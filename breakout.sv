==> flow/design.v <==
module fakeclock
  (input logic clock,reset,
   output fclock);
	logic [31:0] out2;
	logic reset2;
	counter #(32) count2(clock, reset2|reset,1, out2);  
	assign reset2 = (out2 == 32'd833599) ? 1'b1 : 1'b0;
	always_ff @(posedge clock)
	if (reset)
     fclock <= 0;	
	else if (out2 == 32'd833599)
	   fclock <= 1;
	else 
      fclock <= 0;	
endmodule: fakeclock
module fakeclock2
  (input logic clock,reset,
   output fclock);
	logic [31:0] out2;
	logic reset2;
	counter #(32) count2(clock, reset2|reset,1, out2);  
	assign reset2 = (out2 == 32'd2500799) ? 1'b1 : 1'b0;
	always_ff @(posedge clock)
	if (reset)
     fclock <= 0;	
	else if (out2 == 32'd2500799)
	   fclock <= 1;
	else 
      fclock <= 0;	
endmodule: fakeclock2
module fakeclock3
  (input logic clock,reset,
   output fclock);
	logic [31:0] out2;
	logic reset2;
	counter #(32) count2(clock, reset2|reset,1, out2);  
	assign reset2 = (out2 == 32'd41679999) ? 1'b1 : 1'b0;
	always_ff @(posedge clock)
	if (reset)
     fclock <= 0;	
	else if (out2 == 32'd41679999)
	   fclock <= 1;
	else 
      fclock <= 0;	
endmodule: fakeclock3
module wall
  (input  logic [8:0] row,
   input  logic [9:0] col,
	input  logic clock, reset,right,left,shoot,
   output logic [23:0] color,
	output logic [3:0] score,
	output logic win, lose,
	input logic slow,control);
	logic [9:0] coll,colr;
	paddle p(coll,colr,right,left,clock,reset,slow,bcol,brow,control);
	logic prow,pcol;
	range_check #(9) r(9'd440,9'd459,row,prow);
	range_check #(10) rr2(coll,colr,col,pcol);
	logic e0,e1,e2,e3,e4,e5,e6,e7,e8,e9,ea,eb, bl0,bl1,bl2,bl3,bl4,bl5,bl6,bl7,bl8,bl9,bla,blb,t0,b0,l0,r0,t1,b1,l1,r1,t2,b2,l2,r2,t3,b3,l3,r3,t4,b4,l4,r4,t5,b5,l5,r5,t6,b6,l6,r6,t7,b7,l7,r7,t8,b8,l8,r8,t9,b9,l9,r9,ta,ba,la,ra,tb,bb,lb,rb;
	bricks br(clock,reset,col,bcol,row,brow,e0,e1,e2,e3,e4,e5,e6,e7,e8,e9,ea,eb, bl0,bl1,bl2,bl3,bl4,bl5,bl6,bl7,bl8,bl9,bla,blb,
	t0,b0,l0,r0,t1,b1,l1,r1,t2,b2,l2,r2,t3,b3,l3,r3,t4,b4,l4,r4,t5,b5,l5,r5,t6,b6,l6,r6,t7,b7,l7,r7,t8,b8,l8,r8,t9,b9,l9,r9,ta,ba,la,ra,tb,bb,lb,rb,shoot,win,lose);
	logic [9:0] bcol,bcolv;
	logic [8:0] brow,browv;
	ball b(clock, reset,shoot,coll,colr,bcol,brow,t0,b0,l0,r0,t1,b1,l1,r1,t2,b2,l2,r2,t3,b3,l3,r3,t4,b4,l4,r4,t5,b5,l5,r5,t6,b6,l6,r6,t7,b7,l7,r7,t8,b8,l8,r8,t9,b9,l9,r9,ta,ba,la,ra,tb,bb,lb,rb,
	       bl0,bl1,bl2,bl3,bl4,bl5,bl6,bl7,bl8,bl9,bla,blb,
	       score,
	      win,lose,slow);
	offset_check #(9)  of2(brow,10'd4,row,browv);
   offset_check #(10) of3(bcol,10'd4,col,bcolv);
  always_ff @(posedge clock) begin
    if ((col>10'd19 & col<10'd40 & row>9'd9 & row<9'd470) | (col>10'd589 & col<10'd610 & row>9'd9 & row<9'd470) | (col>10'd19 & col<10'd610 & row>9'd9 & row<9'd30))
      if (win)
		  color <= 24'h00FF00;
		else if (lose)
		  color <= 24'hFF0000;
		else  
		  color <= 24'hCCCCCC;
	else if (prow & pcol) 
      color <= 24'h00FF00;	
	else if (e0 & ~bl0 & ~win & ~lose)
      color = 24'hFFFF00;
	else if (e2 & ~bl2 & ~win & ~lose)
      color = 24'hFFFF00;
	else if (e4 & ~bl4 & ~win & ~lose)
      color = 24'hFFFF00;
	else if (e6 & ~bl6 & ~win & ~lose)
      color = 24'hFFFF00;
	else if (e8 & ~bl8 & ~win & ~lose)
      color = 24'hFFFF00;
	else if (ea & ~bla & ~win & ~lose)
      color = 24'hFFFF00;
	else if (e1 & ~bl1 & ~win & ~lose)
      color = 24'hFF00FF;	
	else if (e3 & ~bl3 & ~win & ~lose)
      color = 24'hFF00FF;
	else if (e5 & ~bl5 & ~win & ~lose)
      color = 24'hFF00FF;
	else if (e7 & ~bl7 & ~win & ~lose)
      color = 24'hFF00FF;
	else if (e9 & ~bl9 & ~win & ~lose)
      color = 24'hFF00FF;
	else if (eb & ~blb & ~win & ~lose)
      color = 24'hFF00FF;	
	else if (bcolv & browv & ~win & ~lose)
      color = 24'hFFFFFF;	
   else
	   color <= 24'h000000;
	end
endmodule: wall
module paddle
  (output  logic [9:0] coll,colr,
	input  logic       right,left,clock,reset,slow,
	input logic [9:0] bcol,
	input logic [8:0] brow,
	input logic control);
	logic fclock,fclock1;
	fakeclock f(clock,reset,fclock1);
	logic fclock2;
	fakeclock2 f2(clock,reset,fclock2);
	assign fclock = (slow) ? fclock1 : fclock2;
	always_ff @(posedge clock) begin
	  if (reset) begin
       coll <= 10'd193;
       colr <= 10'd257;		 
     end
	  else if (fclock & right & ~left & colr<10'd591) begin
       coll <= coll + 10'd5;
       colr <= colr + 10'd5;
		end
	  else if (fclock & left & ~right & coll>10'd39) begin
       coll <= coll - 10'd5;
       colr <= colr - 10'd5;	 
	  end
	  else begin
		 coll <= coll;
		 colr <= colr;
	  end
	end  
endmodule: paddle
module brick
  #(parameter leftcol=10'd40,toprow=9'd100,width=10'd100,height=9'd30)
  (input logic clock, reset,
   input logic [9:0] col,bcol,
	input logic [8:0] row,brow,
	input logic shoot,win,lose,
	output logic display,ballin,t,b,l,r);
	logic displayc,displayr,ballcol,ballrow;
	offset_check #(10) off(leftcol,width,col,displayc);
	offset_check  #(9) off2(toprow,height,row,displayr);
	offset_check #(10) rr0(leftcol,width,bcol,ballcol);
	offset_check #(9)  rr1(toprow,height,brow,ballrow);
	logic newgame;
	always_ff @(posedge clock)
	  if (reset) begin
	    ballin <= 0;
		 t <= 0;
	    b <= 0;
	    l <= 0;
	    r <= 0;
		 newgame <= 0;
	  end
	  else if (ballcol & ballrow)	 begin
	    ballin <= 1;
		  t <= (ballcol &  (brow+9'd3)>(toprow-9'd1) & ~ballin);
	     b <= (ballcol & brow==(toprow+height) & ~ballin);
	     l <= (ballrow & (bcol+10'd3)==(leftcol-10'd1) & ~ballin);
	     r <= (ballrow & bcol==(leftcol+width) & ~ballin);
		end
		else if(shoot) 
		  newgame <= (win|lose);
		else if (newgame) begin
		  newgame <= 0;
		  ballin <= 0;
		end  
	assign display = displayc & displayr;
endmodule: brick
module bricks
  (input logic clock, reset,
   input logic [9:0] col,bcol,
	input logic [8:0] row,brow,
   output logic e0,e1,e2,e3,e4,e5,e6,e7,e8,e9,ea,eb,
	output logic bl0,bl1,bl2,bl3,bl4,bl5,bl6,bl7,bl8,bl9,bla,blb,
	output logic t0,b0,l0,r0,
	output logic t1,b1,l1,r1,
	output logic t2,b2,l2,r2,
	output logic t3,b3,l3,r3,
	output logic t4,b4,l4,r4,
	output logic t5,b5,l5,r5,
	output logic t6,b6,l6,r6,
	output logic t7,b7,l7,r7,
	output logic t8,b8,l8,r8,
	output logic t9,b9,l9,r9,
	output logic ta,ba,la,ra,
	output logic tb,bb,lb,rb,
	input logic shoot,win,lose);
	brick #(40, 100,100,30) bb0(.display(e0), .ballin(bl0), .t(t0), .b(b0), .l(l0), .r(r0), .*);
	brick #(140, 100,100, 30) bb1(.display(e1), .ballin(bl1), .t(t1), .b(b1), .l(l1), .r(r1), .*);
	brick #(240, 100,100, 30) bb2(.display(e2), .ballin(bl2), .t(t2), .b(b2), .l(l2), .r(r2), .*);
	brick #(340, 100,100, 30) bb3(.display(e3), .ballin(bl3),.t(t3), .b(b3), .l(l3), .r(r3),  .*);
	brick #(440, 100,100, 30) bb4(.display(e4), .ballin(bl4),.t(t4), .b(b4), .l(l4), .r(r4),  .*);
	brick #(540, 100,50 ,30) bb5(.display(e5), .ballin(bl5), .t(t5), .b(b5), .l(l5), .r(r5), .*);
	brick #(40, 150,50 ,30) bb6(.display(e6), .ballin(bl6), .t(t6), .b(b6), .l(l6), .r(r6), .*);
	brick #(90, 150,100 ,30) bb7(.display(e7), .ballin(bl7),.t(t7), .b(b7), .l(l7), .r(r7),  .*);
	brick #(190, 150,100 ,30) bb8(.display(e8), .ballin(bl8), .t(t8), .b(b8), .l(l8), .r(r8), .*);
	brick #(290, 150,100 ,30) bb9(.display(e9), .ballin(bl9), .t(t9), .b(b9), .l(l9), .r(r9), .*);
	brick #(390, 150,100 ,30) bbA(.display(ea), .ballin(bla),.t(ta), .b(ba), .l(la), .r(ra),  .*);
	brick #(490, 150,100 ,30) bbB(.display(eb), .ballin(blb), .t(tb), .b(bb), .l(lb), .r(rb), .*);
endmodule: bricks
module ball
  (input logic clock, reset,shoot,
   input logic [9:0] pcoll,pcolr, 
   output logic [9:0] bcol,
	output logic [8:0] brow,
	input logic t0,b0,l0,r0,t1,b1,l1,r1,t2,b2,l2,r2,t3,b3,l3,r3,t4,b4,l4,r4,t5,b5,l5,r5,t6,b6,l6,r6,t7,b7,l7,r7,t8,b8,l8,r8,t9,b9,l9,r9,ta,ba,la,ra,tb,bb,lb,rb,
	input logic bl0,bl1,bl2,bl3,bl4,bl5,bl6,bl7,bl8,bl9,bla,blb,
	output logic [3:0] score,
	output logic win,lose,
	input  logic slow);
	logic move;
	logic fclock,fclock1;
	fakeclock f(clock,reset,fclock1);
	logic fclock2;
	fakeclock2 f2(clock,reset,fclock2);
	assign fclock = (slow) ? fclock1 : fclock2;
	logic fclock3;
	fakeclock3 f3(clock,reset,fclock3);
	logic paddle, paddlel, paddler, paddleleft,paddleright;
	range_check rc(pcoll,pcolr,bcol,paddle);
	offset_check #(10) occ(pcoll,10'd32,bcol,paddleleft);
	offset_check #(10) occ2(pcoll+10'd32,10'd31,bcol,paddleright);
	assign paddlel = 0; 
	assign paddler = 0; 
	always_ff @(posedge clock) begin
	  if (reset | (brow>10'd474)) begin
	    left <=0;
	    right <=1;
	    up <= 1;
		 down <= 0;
	  end	 
	  else if (bcol<10'd40 |r0|r1|r2|r3|r4|r5|r6|r7|r8|r9|ra|rb|paddler) begin 
	    left <= 0;
		 right <= 1;
		 up <= up;
		 down <= down;
	  end
	  else if (bcol>10'd585 | l0|l1|l2|l3|l4|l5|l6|l7|l8|l9|la|lb|paddlel) begin 
	    left <= 1;
		 right <= 0;
		 up <= up;
		 down <= down;
	  end
	  else if (brow<9'd30 | b0|b1|b2|b3|b4|b5|b6|b7|b8|b9|ba|bb) begin 
	    up <= 0;
		 down <= 1;
		 left <= left;
		 right <= right;
	  end	 
	  else if ((brow>9'd436)&paddle&(paddleleft|paddleright)) begin
	    up <= 1;
		 down <= 0;
		 left <= paddleleft;
		 right <= paddleright;
	  end
	  else if (((brow>9'd436) & paddle) |t0|t1|t2|t3|t4|t5|t6|t7|t8|t9|ta|tb) begin 
	    up <= 1;
		 down <= 0;
		 right <= right;
		 left <= left;
	  end	 
	end
	assign lose =  (score==2'd0);
	assign win = (score==4'd3 & ~move) ? 0 : (score>2'd0 & bl0 & bl1 & bl2 & bl3 & bl4 & bl5 & bl6 & bl7 & bl8 & bl9 & bla & blb) ? 1:0;
	logic newgame;
	logic left, right, up, down;
	logic [9:0] hvelocity;
	logic [8:0] vvelocity;
	always_ff @(posedge clock)
		if (shoot) begin
		  move <= 1;
		  newgame <= (win|lose);
		end  
		else if(reset | newgame) begin
			bcol <= 10'd400;
			brow <= 9'd420;
			move <= 0;
			hvelocity <= 10'd1;
			vvelocity <= 9'd2;
			score <= 4'd3;
			newgame <= 0;
		end 
		else if (win) begin
		 bcol <= 10'd400;
		 brow <= 9'd420;
		end 
		else if (brow>10'd474) begin
		  bcol <= 10'd400;
		  brow <= 9'd420;
		  move <= 0;
		  score <= score - 4'd1;
		end  
		else if(fclock & move & up & left) begin
		   hvelocity <= (fclock3 & move & (hvelocity<10'd9)) ? hvelocity + 10'd1 : hvelocity;
	    vvelocity <= (fclock3 & move & (vvelocity<9'd10)) ? vvelocity + 9'd1 : vvelocity;
			brow <= brow - vvelocity;
			bcol <= bcol - hvelocity;
		  end
		else if(fclock & move & up & right) begin
       hvelocity <= (fclock3 & move & (hvelocity<10'd9)) ? hvelocity + 10'd1 : hvelocity;
	    vvelocity <= (fclock3 & move & (vvelocity<9'd10)) ? vvelocity + 9'd1 : vvelocity;
			brow <= brow - vvelocity;
			bcol <= bcol + hvelocity;
		  end
		else if (fclock & move & down & left) begin
		hvelocity <= (fclock3 & move & (hvelocity<10'd9)) ? hvelocity + 10'd1 : hvelocity;
	    vvelocity <= (fclock3 & move & (vvelocity<9'd10)) ? vvelocity + 9'd1 : vvelocity;
			brow <= brow + vvelocity;
			bcol <= bcol - hvelocity;
		  end
		else if (fclock & move & down & right) begin	
		hvelocity <= (fclock3 & move & (hvelocity<10'd9)) ? hvelocity + 10'd1 : hvelocity;
	    vvelocity <= (fclock3 & move & (vvelocity<9'd10)) ? vvelocity + 9'd1 : vvelocity;
			brow <= brow + vvelocity;
			bcol <= bcol + hvelocity;
			end
endmodule: ball
module range_check
  #(parameter WIDTH = 10)
  (input  logic [WIDTH-1:0] low, high, val,
   output logic             is_between);
  assign is_between = ((val>low || val==low) && (val<high || val==high));
endmodule: range_check
module offset_check
  #(parameter WIDTH = 10)  
  (input  logic [WIDTH-1:0] low, delta, val,
   output logic             is_between);
  range_check #(WIDTH) ran(low,low+delta,val,is_between);
endmodule: offset_check
Step by step through the tools: bricks

What the tools print for bricks, step after step.
Line numbers count from 1 in the design file above.
Cell names lack the library's common part.
Not given: --

Top module: bricks
Clock: clock
Library: sky130hd
Timing corner: tt_025C_1v80

After elaboration

Yosys after proc, flatten, opt, wreduce and memory -nomap, before mapping. Memory bits, and registers merged into a memory's read port (data or address), are not among the register bits. Print and check cells are not counted. Equal cells are merged and count once.

Register bits after elaboration: 72
Bits of input ports: 43
Output and inout bits: 72
Word-level cells: 457

Add/sub/neg operators: 2
Order comparisons: 54
Eq/ne operators: 55
Multiplexer cells: 37
Bitwise operators: 133
Reductions and logical operators: 104

Operators with widths:

| operator                                     | count |
| == test 32 x 9 -> 1 bit with constant B      | 4 |
| bitwise AND 1 bit                            | 120 |
| > comparator 10 x 9 -> 1 bit with constant B | 10 |
| < comparator 10 x 9 -> 1 bit with constant B | 10 |
| == test 10 x 9 -> 1 bit with constant B      | 10 |
| == test 32 x 8 -> 1 bit with constant B      | 3 |
| > comparator 10 x 8 -> 1 bit with constant B | 6 |
| < comparator 10 x 8 -> 1 bit with constant B | 6 |
| == test 10 x 8 -> 1 bit with constant B      | 6 |
| == test 9 x 8 -> 1 bit with constant B       | 6 |
| logical OR 1 bit                             | 52 |
| < comparator 10 bit with constant B          | 4 |
| == test 10 bit with constant B               | 4 |
| two-way mux 1 bit                            | 37 |
| < comparator 9 x 8 -> 1 bit with constant B  | 4 |
| == test 32 x 10 -> 1 bit with constant B     | 1 |
| == test 32 x 6 -> 1 bit with constant B      | 1 |
| > comparator 32 x 7 -> 1 bit with constant B | 1 |
| == test 32 x 7 -> 1 bit with constant B      | 1 |
| > comparator 32 x 8 -> 1 bit with constant B | 1 |
| logical AND 1 bit                            | 28 |
| != test 2 x 1 -> 1 bit with constant B       | 12 |
| AND reduction 2 bit                          | 12 |
| nonzero test 2 bit                           | 12 |
| > comparator 10 bit with constant B          | 2 |
| > comparator 10 x 6 -> 1 bit with constant B | 2 |
| == test 10 x 6 -> 1 bit with constant B      | 2 |
| > comparator 10 x 7 -> 1 bit with constant B | 2 |

Other operator kinds: 10; their cells: 26.

Longest topological paths

Depth = most cells in a row (Yosys ltp): at word level without a register or memory, in the mapped netlist without a sequential cell, where the memories' decode and read muxes count.

Depth in word-level cells: 6
ABC_AREA: 0
Depth in mapped cells: 7
Depth with buffers taken out: 5

Mapped cells and area

Yosys stat after the flow's synthesis: flattened, memories mapped to cells. It holds for the ABC_AREA given above (unset counts as 0); a run with the other value may have another netlist.
Totals and module areas in this step are rounded.

Cell types:

| cell type | count | area in all (um^2) |
| dfxtp_1   | 72    | 1.44E+03 |
| mux2_2    | 17    | 191.434 |
| nor2_1    | 44    | 165.158 |
| mux2i_1   | 16    | 160.154 |
| nand2_1   | 40    | 150.144 |
| nor2b_1   | 24    | 150.144 |
| o21ai_0   | 30    | 150.144 |
| a21oi_1   | 25    | 125.12 |
| clkbuf_1  | 27    | 101.347 |
| nor3_1    | 19    | 95.091 |
| nor3b_1   | 12    | 90.086 |
| and3_1    | 14    | 87.584 |
| nand3_1   | 16    | 80.077 |
| nor4_1    | 10    | 62.56 |
| o211ai_1  | 8     | 60.058 |
| o21a_1    | 8     | 60.058 |
| nand4_1   | 9     | 56.304 |
| inv_1     | 14    | 52.55 |

Other cell types: 46; their cells: 92.

Cells in the netlist: 497
Cell area after synthesis: 0.004049 mm^2
Sequential area: 0.001441 mm^2
Mapped flip-flops: 72
Buffer cells: 34

By module: a second synthesis without flattening, with its own total; a netlist apart from the flattened one above.

Cells (unflattened synthesis): 5667
Area total of the unflattened synthesis: 0.04454 mm^2

Rows give one instance, submodules left out.

By module:

| module                   | instances | cells | area (mm^2) |
| range_check #(WIDTH=10)  | 24        | 66    | 0.000508 |
| range_check #(WIDTH=9)   | 24        | 59    | 0.0004529 |
| offset_check #(WIDTH=10) | 24        | 51    | 0.0003854 |
| offset_check #(WIDTH=9)  | 24        | 41    | 0.0003453 |
| brick                    | 1         | 39    | 0.0003403 |
| brick                    | 1         | 38    | 0.0003391 |
| brick                    | 1         | 41    | 0.0003378 |
| brick                    | 1         | 41    | 0.0003353 |
| brick                    | 1         | 40    | 0.0003328 |
| brick                    | 1         | 40    | 0.0003316 |
| brick                    | 1         | 36    | 0.0003316 |
| brick                    | 1         | 36    | 0.0003303 |
| brick                    | 1         | 38    | 0.0003278 |
| brick                    | 1         | 36    | 0.0003266 |

Modules not listed: 3.

Timing after synthesis

OpenSTA on the mapped netlist: ideal clock, no wires. The path of least setup slack (recovery checks aside). Input and output delay are each 20% of the period. Register names are those of the netlist, which keeps one name where synthesis merged equal registers.

Path kind: in2out
Start: input port row[3]
End: output port e0
Clock period: 3.18 ns
External input delay: 0.636 ns
External output delay: 0.636 ns
Time at the first pin: 0.636 ns
Arrival time: 2.012 ns
Path slack: 0.532 ns
Delay of the path: 1.376 ns
Stages: 4
Synthesis period reached: 2.648 ns

"delay of the path" = arrival - input delay + setup time.
At an output port there is no setup time.
"stages" counts driving pins, that of a launching flip-flop among them; a cell with two outputs on the path counts twice.
"synthesis period reached" is the clock period less the worst setup slack; recovery checks do not enter. This is arithmetic on one report: input and output delays are still those of the set period (20% each).
The rows between start and end are the longest chain of elaborated cells between them; the timing report does not say that the signal goes this way. Where chains are equally long, one stands for them.
A line is the first line of the expression or statement that the cell stems from. Yosys adds cells for indexed reads and writes and turns some case tables into memories.

Path through: or3_1 a2111oi_0 o21bai_1 nor4b_1
Cells in the longest elaborated chain: 4

RTL lines, path post-synthesis:

| item                        | line | source |
| start: declaration          | 180  | `input logic [8:0] row,brow,` |
| > comparator 9 x 7 -> 1 bit | 330  | `assign is_between = ((val>low \|\| val==low) && (val<high \|\| val==high));` |
| logical OR 1 bit            | 330  |  |
| logical AND 1 bit           | 330  |  |
| bitwise AND 1 bit           | 175  | `assign display = displayc & displayr;` |
| end: declaration            | 181  | `output logic e0,e1,e2,e3,e4,e5,e6,e7,e8,e9,ea,eb,` |

Path in the finished layout

Path of least setup slack in the final report of run 2 (OpenROAD, finished layout, wires in). Where an end is a register, its clock arrival counts in the times.

Path kind: in2out
Start: input port row[3]
End: output port e3
Clock period: 3.99 ns
External input delay: 0.80 ns
External output delay: 0.80 ns
Time at the first pin: 0.80 ns
Arrival time: 2.99 ns
Path slack: 0.21 ns
Stages: 6

The rows between start and end are the longest chain of elaborated cells between them; the timing report does not say that the signal goes this way. Where chains are equally long, one stands for them.

Path through: clkdlybuf4s50_1 or3_1 a2111oi_4 o21bai_2 nor3_1 clkdlybuf4s50_1
Cells in the longest elaborated chain: 4

RTL lines, path after layout:

| item                        | line | source |
| start: declaration          | 180  | `input logic [8:0] row,brow,` |
| > comparator 9 x 7 -> 1 bit | 330  | `assign is_between = ((val>low \|\| val==low) && (val<high \|\| val==high));` |
| logical OR 1 bit            | 330  |  |
| logical AND 1 bit           | 330  |  |
| bitwise AND 1 bit           | 175  | `assign display = displayc & displayr;` |
| end: declaration            | 181  | `output logic e0,e1,e2,e3,e4,e5,e6,e7,e8,e9,ea,eb,` |

# Flow runs of bricks

2 stored runs of bricks in the flow (synthesis by Yosys, layout by OpenROAD, sky130hd cells), in arbitrary order. Constraints: input delay and output delay 20% of the set period each, output load 0.01 pF.
By "achieved clock period" is meant the clock period of the run minus its worst setup slack. This is arithmetic on one report: input and output delays are still those of the set period (20% each).
"time used up by the worst setup path": the worst setup path's part of the clock period (all of it between registers, 20% less for each end at a port) less its slack. A launch clock that arrives late makes it longer, a capture clock that arrives late makes it shorter.
Results are given in rounded form.
Among the settings, -- means not set for that run.
A result given as -- is not shown for that run.

| setting or result                         | run 1 | run 2    |
| period_ns                                 | 3.01  | 3.99     |
| CORE_UTILIZATION                          | 71    | 25       |
| SETUP_SLACK_MARGIN                        | 0.76  | 0.13     |
| PLACE_DENSITY_LB_ADDON                    | 0.14  | --       |
| CORE_ASPECT_RATIO                         | 0.84  | 0.56     |
| CELL_PAD_IN_SITES_GLOBAL_PLACEMENT        | 3     | 0        |
| ABC_AREA                                  | 1     | --       |
| GPL_TIMING_DRIVEN                         | 0     | --       |
| CTS_CLUSTER_DIAMETER                      | 152   | --       |
| MIN_ROUTING_LAYER                         | met1  | --       |
| CAP_MARGIN                                | 20    | 20       |
| CORE_MARGIN                               | 2     | 2        |
| SLEW_MARGIN                               | 20    | 20       |
| PLACE_DENSITY                             | --    | 0.39     |
| GPL_ROUTABILITY_DRIVEN                    | --    | 1        |
| CTS_CLUSTER_SIZE                          | --    | 20       |
| chip area after synthesis (Yosys) (mm^2)  | --    | 0.004049 |
| area of the die (mm^2)                    | --    | 0.01727  |
| utilization in the final report (%)       | --    | 37.6     |
| setup slack of the worst path (ns)        | --    | 0.205    |
| summed negative setup slack (ns)          | --    | 0.000    |
| worst hold slack in the final report (ns) | --    | 0.456    |
| achieved clock period (ns)                | --    | 3.785    |
| time used up by the worst setup path (ns) | --    | 2.19     |
| worst setup path type                     | --    | in2out   |

Run 1: no results, placement failed with FLW-0024
